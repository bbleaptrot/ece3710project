==> flow/design.v <==
module vga_control (clk, rst, hsync, vsync, vga_blank_n, vga_clk, hcount, vcount);
	input clk, rst;
	output hsync, vsync;
	output reg vga_blank_n, vga_clk;
	output reg [9:0] hcount, vcount;
	localparam H_SYNC        = 10'd96;   
	localparam H_FRONT_PORCH = 10'd16;   
	localparam H_DISPLAY_INT = 10'd640;  
	localparam H_BACK_PORCH  = 10'd48;   
	localparam H_TOTAL       = 10'd800;  
	localparam V_SYNC        = 10'd2;    
	localparam V_BACK_PORCH  = 10'd33;   
	localparam V_DISPLAY_INT = 10'd480;  
	localparam V_FRONT_PORCH = 10'd10;   
	localparam V_TOTAL       = 10'd525;  
	assign hsync = ~((hcount >= H_FRONT_PORCH) & (hcount < H_FRONT_PORCH + H_SYNC));
	assign vsync = ~((vcount >= V_DISPLAY_INT + V_FRONT_PORCH) & (vcount < V_DISPLAY_INT + V_FRONT_PORCH + V_SYNC));
	always @(posedge clk) begin
	if (rst) begin
		vcount  <= 10'd0;
		hcount  <= 10'd0;
		vga_clk <= 1'b0;
	end
	else begin
		if (vga_clk) begin
			hcount <= hcount + 1'b1;
			if (hcount == H_TOTAL) begin
				hcount <= 10'd0;
				vcount <= vcount + 1'b1;
				if (vcount == V_TOTAL)
					vcount <= 10'd0;
			end
		end
		vga_clk <= ~vga_clk;  
	end
end
always @(hcount,vcount) begin
	if ((hcount >= H_FRONT_PORCH + H_SYNC + H_BACK_PORCH) &&
		 (hcount < H_TOTAL - H_FRONT_PORCH) &&
		 (vcount < V_DISPLAY_INT))
		 vga_blank_n = 1'b1;
	 else 
		vga_blank_n = 1'b0;
end
endmodule
module bitgen1 (vga_blank_n, sw, r, g, b);
	input vga_blank_n;  
	input [8:0] sw;  
	output reg [7:0] r, g, b;
	always@(*) begin
		if(vga_blank_n) begin
			r = {sw[8], sw[7], {6{sw[6]}}};
			g = {sw[5], sw[4], {6{sw[3]}}};
			b = {sw[2], sw[1], {6{sw[0]}}};
		end
		else begin
			r = 8'd0;
			g = 8'd0;
			b = 8'd0;
		end
	end
endmodule
module vga1(clk, rst, hsync, vsync, vga_blank_n, vga_clk, sw, r, g, b);
	input clk, rst;
	input [8:0] sw;
	output hsync, vsync;
	output vga_blank_n, vga_clk;
	output [7:0] r, g, b;
	wire [9:0] hcount, vcount;
	vga_control control (clk, rst, hsync, vsync, vga_blank_n, vga_clk, hcount, vcount);
	bitgen1 bitgen1 (vga_blank_n, sw, r, g, b);
endmodule
Tool chain data of vga1. The steps from the RTL of vga1 to its reports follow in flow order. Lines are those of the file above, counted from 1. The mark -- stands for no value.

Design top: vga1. Clock: clk. Cell library: sky130hd. Corner: tt_025C_1v80.

After elaboration. Source: Yosys, flattened and elaborated, memories not mapped. Widths are those after wreduce. Registers that Yosys merges into a memory's read port (data or address) are not register bits. Print and check cells do not count. Equal cells are merged and count once.

The figure for register bits is 21. For bits in latches the number is 0. For RAM bits the number is 0. The entry for memory bits (read-only) reads 0. The figure for word width x clocked read ports is 0. For memories the number is 0. Under output and inout port bits stands 28.

Under $add $sub $neg stands 2. Under $mul stands 0. The entry for divide/modulo/power cells reads 0. For $lt $le $gt $ge the number is 7. For equal/unequal tests the number is 2. The figure for shift-type cells is 0. Multiplexer cells: 6. Bitwise operators: 5. The entry for reductions and logical operators reads 3.

Operators by type and width (number): 8-bit 2-to-1 mux (3); 10-bit by 1-bit adder with 10-bit output (second input constant) (2); 10-bit == test (second input constant) (2); 10-bit by 9-bit < comparator with 1-bit output (second input constant) (2); 10-bit 2-to-1 mux (2); 10-bit < comparator (second input constant) (1); 10-bit by 5-bit >= comparator with 1-bit output (second input constant) (1); 10-bit by 7-bit < comparator with 1-bit output (second input constant) (1); 10-bit by 8-bit >= comparator with 1-bit output (second input constant) (1); 10-bit by 9-bit >= comparator with 1-bit output (second input constant) (1); 1-bit NOT (3); 1-bit bitwise AND (2); 1-bit logical AND (2); 2-bit AND reduction (1); 1-bit 2-to-1 mux (1).

Logic depth. Longest topological path by Yosys (ltp), each cell counted once; first at word level (registers and memories cut), then after technology mapping (sequential cells cut; the memories' decode and read muxes count).

Under depth in word-level cells stands 5. ABC_AREA: 0. The figure for depth in mapped cells is 7. Under mapped depth without buffers stands 6.

Mapped cells and area. Yosys stat after the flow's synthesis: flattened, memories mapped to cells. It holds for the ABC_AREA given above (unset counts as 0); a run with the other value may have another netlist.

Cells in the netlist: 158. Mapped area: 0.0013576 mm². Under area of sequential cells stands 0.0004204 mm². For flip-flops the number is 21.

Cell types: sky130_fd_sc_hd__dfxtp_1 (number 21, area in all 420.403 µm²); sky130_fd_sc_hd__buf_4 (number 15, area in all 112.608 µm²); sky130_fd_sc_hd__and2_1 (number 10, area in all 62.56 µm²); sky130_fd_sc_hd__a21oi_1 (number 11, area in all 55.053 µm²); sky130_fd_sc_hd__nor2_1 (number 14, area in all 52.55 µm²); sky130_fd_sc_hd__xor2_1 (number 6, area in all 52.55 µm²); sky130_fd_sc_hd__ha_1 (number 4, area in all 50.048 µm²); sky130_fd_sc_hd__nand4_4 (number 2, area in all 42.541 µm²); sky130_fd_sc_hd__nand3_1 (number 8, area in all 40.038 µm²); sky130_fd_sc_hd__xnor2_1 (number 4, area in all 35.034 µm²); sky130_fd_sc_hd__or4_1 (number 4, area in all 30.029 µm²); sky130_fd_sc_hd__a2111oi_4 (number 1, area in all 27.526 µm²); sky130_fd_sc_hd__and4_1 (number 3, area in all 26.275 µm²); sky130_fd_sc_hd__nand2_1 (number 7, area in all 26.275 µm²); sky130_fd_sc_hd__nand2b_1 (number 4, area in all 25.024 µm²); sky130_fd_sc_hd__nand4_1 (number 4, area in all 25.024 µm²); sky130_fd_sc_hd__or3_1 (number 4, area in all 25.024 µm²); sky130_fd_sc_hd__o31ai_1 (number 3, area in all 22.522 µm²).

Other cell types: 19; their cells: 33. The figures by module come from a second, unflattened synthesis with its own total; it is not the netlist above.

The entry for cell total of the unflattened synthesis reads 152. The entry for area (unflattened synthesis) reads 0.0012862 mm².

Rows give one instance, submodules left out.

Modules: vga_control (times used 1, cells 128, area 0.0011173 mm², sequential area 0.0004204 mm²); bitgen1 (times used 1, cells 24, area 0.0001689 mm², sequential area 0 mm²); vga1 (times used 1, cells 0, area 0 mm², sequential area 0 mm²).

Timing after synthesis. Path of least setup slack by OpenSTA after synthesis, without wires, with an ideal clock, recovery checks aside; 20% of the period is set as input and as output delay. Where synthesis merged equal registers, the netlist keeps one of their names.

Path type: flip-flop to output port. Start: reg control.hcount[4]. End: out b[1]. The figure for clock period is 3.0 ns. Time at the first pin: 0.000 ns. For data arrival time the number is 1.717 ns. Required time: 2.400 ns. Slack: 0.683 ns. Path delay: 1.717 ns. Under stages stands 7. For synthesis period reached the number is 2.317 ns.

"path delay" = arrival - input delay + setup time. A path that ends at an output port has no setup time. "stages" counts driving pins, that of a launching flip-flop among them; a cell with two outputs on the path counts twice. "synthesis period reached" is the clock period less the worst setup slack; recovery checks do not enter. This is arithmetic on one report: input and output delays are still those of the set period (20% each). Between the ends stands the longest chain of elaborated cells between them, by number of cells; it is not shown to be the way that was timed. Of several equally long chains one is given. Each line given opens the expression or statement behind the cell; cells for indexed reads and writes are added by Yosys, which also makes memories of some case tables. At most two assigning lines are given for a register; there are more.

Cells stage by stage: sky130_fd_sc_hd__dfxtp_1 sky130_fd_sc_hd__buf_2 sky130_fd_sc_hd__nor2_4 sky130_fd_sc_hd__a21oi_1 sky130_fd_sc_hd__a2111oi_4 sky130_fd_sc_hd__and2_1 sky130_fd_sc_hd__buf_4. The figure for cells in the longest elaborated chain is 5.

Ends and longest elaborated chain, after synthesis: start, declared (line 5) `output reg [9:0] hcount, vcount;`; start, assigned (line 21) `hcount <= 10'd0;`; start, assigned (line 26) `hcount <= hcount + 1'b1;`; 10-bit by 8-bit >= comparator with 1-bit output (line 38) `if ((hcount >= H_FRONT_PORCH + H_SYNC + H_BACK_PORCH) &&`; 1-bit logical AND x2 (line 38); 1-bit 2-to-1 mux (line 38); 8-bit 2-to-1 mux (line 51) `if(vga_blank_n) begin`; end, declared (line 68) `output [7:0] r, g, b;`.

Timing after layout. From the final timing report of flow run 1: the path of least setup slack in the routed layout; clock arrival at registers is part of the times.

Path type: flip-flop to output port. Start: reg control.hcount[4]. End: out g[1]. The figure for clock period is 4.44 ns. Time at the first pin: 0.26 ns. For data arrival time the number is 2.45 ns. Required time: 3.55 ns. Slack: 1.10 ns. Under stages stands 6.

Between the ends stands the longest chain of elaborated cells between them, by number of cells; it is not shown to be the way that was timed. Of several equally long chains one is given. At most two assigning lines are given for a register; there are more.

Cells stage by stage: sky130_fd_sc_hd__dfxtp_1 sky130_fd_sc_hd__nor2_4 sky130_fd_sc_hd__a21oi_1 sky130_fd_sc_hd__a2111oi_4 sky130_fd_sc_hd__and2_1 sky130_fd_sc_hd__clkdlybuf4s50_1. The figure for cells in the longest elaborated chain is 5.

Ends and longest elaborated chain, post-layout: start, declared (line 5) `output reg [9:0] hcount, vcount;`; start, assigned (line 21) `hcount <= 10'd0;`; start, assigned (line 26) `hcount <= hcount + 1'b1;`; 10-bit by 8-bit >= comparator with 1-bit output (line 38) `if ((hcount >= H_FRONT_PORCH + H_SYNC + H_BACK_PORCH) &&`; 1-bit logical AND x2 (line 38); 1-bit 2-to-1 mux (line 38); 8-bit 2-to-1 mux (line 51) `if(vga_blank_n) begin`; end, declared (line 68) `output [7:0] r, g, b;`.

Measured results for vga1: 2 stored runs of the Yosys and OpenROAD flow on sky130hd. The settings differ; the order carries no meaning. The constraints put input and output delay at 20% of the set period each and load the outputs with 0.01 pF. "achieved clock period" = clock period - worst setup slack. The figure is calculated, with input and output delays left at 20% of the set period. "allowed time less slack (worst setup path)": the worst setup path's part of the clock period (all of it between registers, 20% less for each end at a port) less its slack. A launch clock that arrives late makes it longer, a capture clock that arrives late makes it shorter. "total power of the final layout" rests on the timing tool's default activity at the inputs, not on a simulated workload.

Flow run 1 has these settings: period_ns 4.44; CORE_UTILIZATION 27; SETUP_SLACK_MARGIN 0.68; PLACE_DENSITY_LB_ADDON 0.06; CELL_PAD_IN_SITES_GLOBAL_PLACEMENT 0; TNS_END_PERCENT 40; CTS_CLUSTER_SIZE 31; CAP_MARGIN 15; CORE_MARGIN 2; SLEW_MARGIN 20. The post-synthesis cell area reads 0.0013576 mm². The measured die size is 0.0056115 mm². The standard-cell area after routing reads 0.0017292 mm². The utilization in the final report reads 36.1 %. The setup slack of the worst path comes to 1.103 ns. The total negative slack comes to 0.000 ns. The worst-case hold slack stands at 0.507 ns. The total power of the final layout stands at 0.3860 mW. The achieved clock period reads 3.337 ns. The measured allowed time less slack (worst setup path) is 2.45 ns. Class of the worst setup path: flip-flop to output port.

Flow run 2 has these settings: period_ns 1.78; CORE_UTILIZATION 18; SETUP_SLACK_MARGIN 0.09; PLACE_DENSITY_LB_ADDON 0.09; CORE_ASPECT_RATIO 1.56; TNS_END_PERCENT 15; ABC_AREA 0; GPL_TIMING_DRIVEN 0; SLEW_MARGIN 15; MAX_ROUTING_LAYER met4; CAP_MARGIN 20; CORE_MARGIN 2. The post-synthesis cell area reads 0.0013576 mm². The measured die size is 0.0082699 mm². The standard-cell area after routing reads 0.002107 mm². The utilization in the final report reads 28.8 %. The setup slack of the worst path comes to -0.363 ns. The total negative slack comes to -7.085 ns. The worst-case hold slack stands at 0.475 ns. The total power of the final layout stands at 1.181 mW. The achieved clock period reads 2.143 ns. The measured allowed time less slack (worst setup path) is 1.79 ns. Class of the worst setup path: flip-flop to output port.
