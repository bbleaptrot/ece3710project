==> flow/design.v <==
module vga_control (clk, rst, hsync, vsync, vga_blank_n, vga_clk, hcount, vcount);
	input clk, rst;
	output hsync, vsync;
	output reg vga_blank_n, vga_clk;
	output reg [9:0] hcount, vcount;
	localparam H_SYNC        = 10'd96;   
	localparam H_FRONT_PORCH = 10'd16;   
	localparam H_DISPLAY_INT = 10'd640;  
	localparam H_BACK_PORCH  = 10'd48;   
	localparam H_TOTAL       = 10'd800;  
	localparam V_SYNC        = 10'd2;    
	localparam V_BACK_PORCH  = 10'd33;   
	localparam V_DISPLAY_INT = 10'd480;  
	localparam V_FRONT_PORCH = 10'd10;   
	localparam V_TOTAL       = 10'd525;  
	assign hsync = ~((hcount >= H_FRONT_PORCH) & (hcount < H_FRONT_PORCH + H_SYNC));
	assign vsync = ~((vcount >= V_DISPLAY_INT + V_FRONT_PORCH) & (vcount < V_DISPLAY_INT + V_FRONT_PORCH + V_SYNC));
	always @(posedge clk) begin
	if (rst) begin
		vcount  <= 10'd0;
		hcount  <= 10'd0;
		vga_clk <= 1'b0;
	end
	else begin
		if (vga_clk) begin
			hcount <= hcount + 1'b1;
			if (hcount == H_TOTAL) begin
				hcount <= 10'd0;
				vcount <= vcount + 1'b1;
				if (vcount == V_TOTAL)
					vcount <= 10'd0;
			end
		end
		vga_clk <= ~vga_clk;  
	end
end
always @(hcount,vcount) begin
	if ((hcount >= H_FRONT_PORCH + H_SYNC + H_BACK_PORCH) &&
		 (hcount < H_TOTAL - H_FRONT_PORCH) &&
		 (vcount < V_DISPLAY_INT))
		 vga_blank_n = 1'b1;
	 else 
		vga_blank_n = 1'b0;
end
endmodule
module bitgen2 (vga_blank_n, hcount, vcount, rgb);
	input vga_blank_n;
	input [9:0] hcount, vcount;
	output [23:0] rgb;
	reg [7:0] r, g, b;
	assign rgb = {r, g, b};
	wire [9:0] x_pos, y_pos;
	assign x_pos = hcount - 10'd158;
	assign y_pos = vcount;
	always@(*) begin
		{r, g, b} = 0;
		if(vga_blank_n) 
		begin		
			if(x_pos >= 0 && x_pos < 100 && y_pos >= 0 && y_pos < 100)
			begin
				r = 8'h00;
				g = 8'h00;
				b = 8'h80;
			end
			else if(x_pos >= 540 && x_pos < 640 && y_pos >= 0 && y_pos < 200)
			begin
				r = 8'hFF;
				g = 8'hFF;
				b = 8'hFF;
			end
			else if(x_pos >= 0 && x_pos < 500 && y_pos >= 380 && y_pos < 480)
			begin
				r = 8'h00;
				g = 8'hFF;
				b = 8'h00;
			end
			else if(x_pos >= 539 && x_pos < 640 && y_pos >= 379 && y_pos < 480)
			begin
				r = 8'h4B;
				g = 8'h5F;
				b = 8'h81;
			end
			else if(x_pos >= 100 && x_pos < 150 && y_pos >= 100 && y_pos < 150)
			begin
				r = 8'hFF;
				g = 8'hFF;
				b = 8'h00;			
			end
			else
			begin
				r = 8'h32;
				g = 8'h17;
				b = 8'h4D;			
			end
		end
	end
endmodule
module vga2(clk, rst, hsync, vsync, vga_blank_n, vga_clk, rgb);
	input clk, rst;
	output hsync, vsync;
	output vga_blank_n, vga_clk;
	output [23:0] rgb;
	wire [9:0] hcount, vcount;
	vga_control control (clk, rst, hsync, vsync, vga_blank_n, vga_clk, hcount, vcount);
	bitgen2 bitgen (vga_blank_n, hcount, vcount, rgb);
endmodule
# == From RTL to reports: vga2 ==
# What the tools print for vga2, step after step.
# Lines are those of the file above, counted from 1.
# Operators carry their Yosys type and port widths (W data, S select, Z words).
# Library cell names are shortened.
# The mark -- stands for no value.
# inputs
top_module,vga2
clock,clk
lib,sky130hd
pvt_corner,tt_025C_1v80

# == After elaboration ==
# Yosys after proc, flatten, opt, wreduce and memory -nomap, before mapping. Enables and synchronous resets that opt folds into registers are not counted as muxes. Memory bits, and registers merged into a memory's read port (data or address), are not among the register bits. Print and check cells are not counted.
# bits
word_cells,75
reg_bits,21
# op_classes
reduce_and_logical,18
n_logic,5
muxes,21
eq_ne,2
n_cmp,23
add_sub_neg,3
# ops
operator,n
$mux W8,17
$lt A10 B9 Y1 const B,4
$lt A10 B7 Y1 const B,3
$lt A10 B8 Y1 const B,3
$ge A10 B9 Y1 const B,3
$add A10 B1 Y10 const B,2
$ge A10 B1 Y1 const B,2
$ge A10 B10 Y1 const B,2
$lt A10 B10 Y1 const B,2
$eq A10 B10 Y1 const B,2
$ge A10 B7 Y1 const B,2
$mux W10,2
$logic_and A1 B1 Y1,17
$ge A10 B5 Y1 const B,1
$sub A10 B8 Y10 const B,1
$ge A10 B8 Y1 const B,1
$mux W7,1
$not A1 Y1,3
$and A1 B1 Y1,2
$reduce_and A2 Y1,1
$mux W1,1

# == Depth ==
# Yosys ltp: most cells in a row. Word level: on the elaborated netlist, between registers, memories and ports. Mapped: between sequential cells and ports; inverters and the memories' decode and read muxes count.
# logic_depth
word_depth,11
ABC_AREA,0
ltp_mapped,10

# == After synthesis ==
# Yosys stat after the flow's synthesis: flattened, memories mapped to cells. It holds for the ABC_AREA given above (unset counts as 0); a run with the other value may have another netlist.
# Totals and module areas in this step are rounded.
# by_type
type,n
dfxtp_1,21
nor2_1,34
buf_4,14
ha_1,8
xor2_1,10
xnor2_1,9
nand2_1,18
a21oi_1,11
buf_6,4
nand3_1,9
inv_1,11
and3_1,6
and4_1,4
xnor2_2,2
buf_2,6
mux2i_1,3
o311ai_4,1
and2_1,4
# Other cell types: 54; their cells: 81.
# mapped
sequential_area_um2,420
area_um2,2050
cell_count,256
ffs,21
# The figures by module come from a second, unflattened synthesis with its own total; it is not the netlist above.
# unflattened
cells_unflattened,261
area_unflattened_um2,2030
# Rows give one instance, submodules left out.
# modules
mod,n_cells,instances,seq_area_um2,mod_area_um2
vga_control,128,1,420,1120
bitgen2,133,1,0.0,911
vga2,0,1,0.0,0.0

# == Path before layout ==
# Source: OpenSTA report_checks on the synthesized netlist (no wires, ideal clock, input and output delay 20% of the period each), path of least setup slack; recovery checks are left aside. Register names are those of the netlist, which keeps one name where synthesis merged equal registers.
# synth_timing
path_type,flip-flop to output port
startpoint,register control.hcount[1]
endpoint,output rgb[19]
delay_ps,2183
setup_slack_ps,81
output_delay_ps,566
path_stages,9
path_buffers,1
required_ps,2264
t_arrival_ps,2183
tclk_ps,2830
synth_period_reached_ps,2749
# "delay_ps" is the arrival time less input delay plus setup time.
# At an output port there is no setup time.
# "path_stages": output pins that drive a net of the path, with the launching flip-flop's if there is one; two outputs of one cell count as two.
# "synth_period_reached_ps" is the clock period less the worst setup slack; recovery checks do not enter. This is arithmetic on one report: input and output delays are still those of the set period (20% each).
# Between the ends stands the longest chain of elaborated cells between them, by number of cells; it is not shown to be the way that was timed. Of several equally long chains one is given.
# Each line given opens the expression or statement behind the cell; cells for indexed reads and writes are added by Yosys, which also makes memories of some case tables.
# A register here has more assigning lines than the two given.
# synth_via
cell_sequence,dfxtp_1 ha_1 a311o_1 a21oi_2 xnor2_2 a2111oi_2 a21oi_2 a21oi_1 buf_4
elab_chain_cells,11
# synth_rtl
item,line,text
from (decl),5,"output reg [9:0] hcount, vcount;"
from (assign),21,hcount <= 10'd0;
from (assign),26,hcount <= hcount + 1'b1;
$sub A10 B8 Y10,53,assign x_pos = hcount - 10'd158;
$ge A10 B7 Y1,83,else if(x_pos >= 100 && x_pos < 150 && y_pos >= 100 && y_pos < 150)
$logic_and A1 B1 Y1 x3,83,
$mux W8,83,
$mux W8,77,else if(x_pos >= 539 && x_pos < 640 && y_pos >= 379 && y_pos < 480)
$mux W8,71,else if(x_pos >= 0 && x_pos < 500 && y_pos >= 380 && y_pos < 480)
$mux W8,65,else if(x_pos >= 540 && x_pos < 640 && y_pos >= 0 && y_pos < 200)
$mux W8,59,if(x_pos >= 0 && x_pos < 100 && y_pos >= 0 && y_pos < 100)
$mux W8,57,if(vga_blank_n)
to (decl),102,output [23:0] rgb;
# Nets of the timed path that keep an RTL name, with a line that drives or declares them; the list need not be complete.
# synth_named_nets
signal,line
rgb[16],57

# == Path in the finished layout ==
# From the final timing report of stored run 2: the path of least setup slack in the routed layout; clock arrival at registers is part of the times.
# The path's times are printed in steps of 10 ps; the period is the one set.
# layout_timing
path_type,flip-flop to output port
startpoint,register control.hcount[2]
endpoint,output rgb[6]
path_stages,10
path_buffers,2
t_arrival_ps,2440
tclk_ps,2930
output_delay_ps,590
setup_slack_ps,-100
required_ps,2340
# Between the ends stands the longest chain of elaborated cells between them, by number of cells; it is not shown to be the way that was timed. Of several equally long chains one is given.
# A register here has more assigning lines than the two given.
# layout_via
cell_sequence,dfxtp_4 ha_4 inv_1 a22o_1 a211o_1 o311ai_4 nand3_4 buf_6 nor3_4 buf_2
elab_chain_cells,11
# layout_rtl
item,line,text
from (decl),5,"output reg [9:0] hcount, vcount;"
from (assign),21,hcount <= 10'd0;
from (assign),26,hcount <= hcount + 1'b1;
$sub A10 B8 Y10,53,assign x_pos = hcount - 10'd158;
$ge A10 B7 Y1,83,else if(x_pos >= 100 && x_pos < 150 && y_pos >= 100 && y_pos < 150)
$logic_and A1 B1 Y1 x3,83,
$mux W7,83,
$mux W8,77,else if(x_pos >= 539 && x_pos < 640 && y_pos >= 379 && y_pos < 480)
$mux W8,71,else if(x_pos >= 0 && x_pos < 500 && y_pos >= 380 && y_pos < 480)
$mux W8,65,else if(x_pos >= 540 && x_pos < 640 && y_pos >= 0 && y_pos < 200)
$mux W8,59,if(x_pos >= 0 && x_pos < 100 && y_pos >= 0 && y_pos < 100)
$mux W8,57,if(vga_blank_n)
to (decl),102,output [23:0] rgb;

# Settings and measured results of 2 stored flow runs for module vga2 (sky130hd), not sorted in any way. The constraints put input and output delay at 20% of the set period each and load the outputs with 0.01 pF.
# "achieved_period_ps" = clock period - worst setup slack. The figure is calculated, with input and output delays left at 20% of the set period.
# "timing.worst_path_ps" is the time allowed to the run's worst setup path (the clock period less input and output delay, where it has them) less its slack. Clock arrival times count: a late capture clock shortens it, a late launch clock lengthens it.
# "timing.worst_path_ps" is given in steps of 10 ps.
# The measured numbers are rounded.
# A setting shown as -- is not set for that run.
# A result given as -- is not shown for that run.
item,stored run 1,stored run 2
period_ns,2.73,2.93
CORE_UTILIZATION,51,25
SETUP_SLACK_MARGIN,0.65,0.76
CELL_PAD_IN_SITES_DETAIL_PLACEMENT,1,--
CTS_CLUSTER_SIZE,93,38
SLEW_MARGIN,30,10
CAP_MARGIN,20,20
CORE_MARGIN,2,2
CELL_PAD_IN_SITES_GLOBAL_PLACEMENT,--,1
TNS_END_PERCENT,--,80
CTS_CLUSTER_DIAMETER,--,382
final_setup_tns_ps,--,-752
post_route_stdcell_area_um2,--,3230
achieved_period_ps,--,3031
worst_hold_slack_ps,--,534
timing.worst_path_ps,--,2440
critical_path_kind,--,flip-flop to output port
final_die_area_um2,--,8920
utilization_pct,--,41.1
synthArea_um2,--,2050
ws_setup_ps,--,-101
# Stored run 1: did not finish, clock tree synthesis stopped with DPL-0033
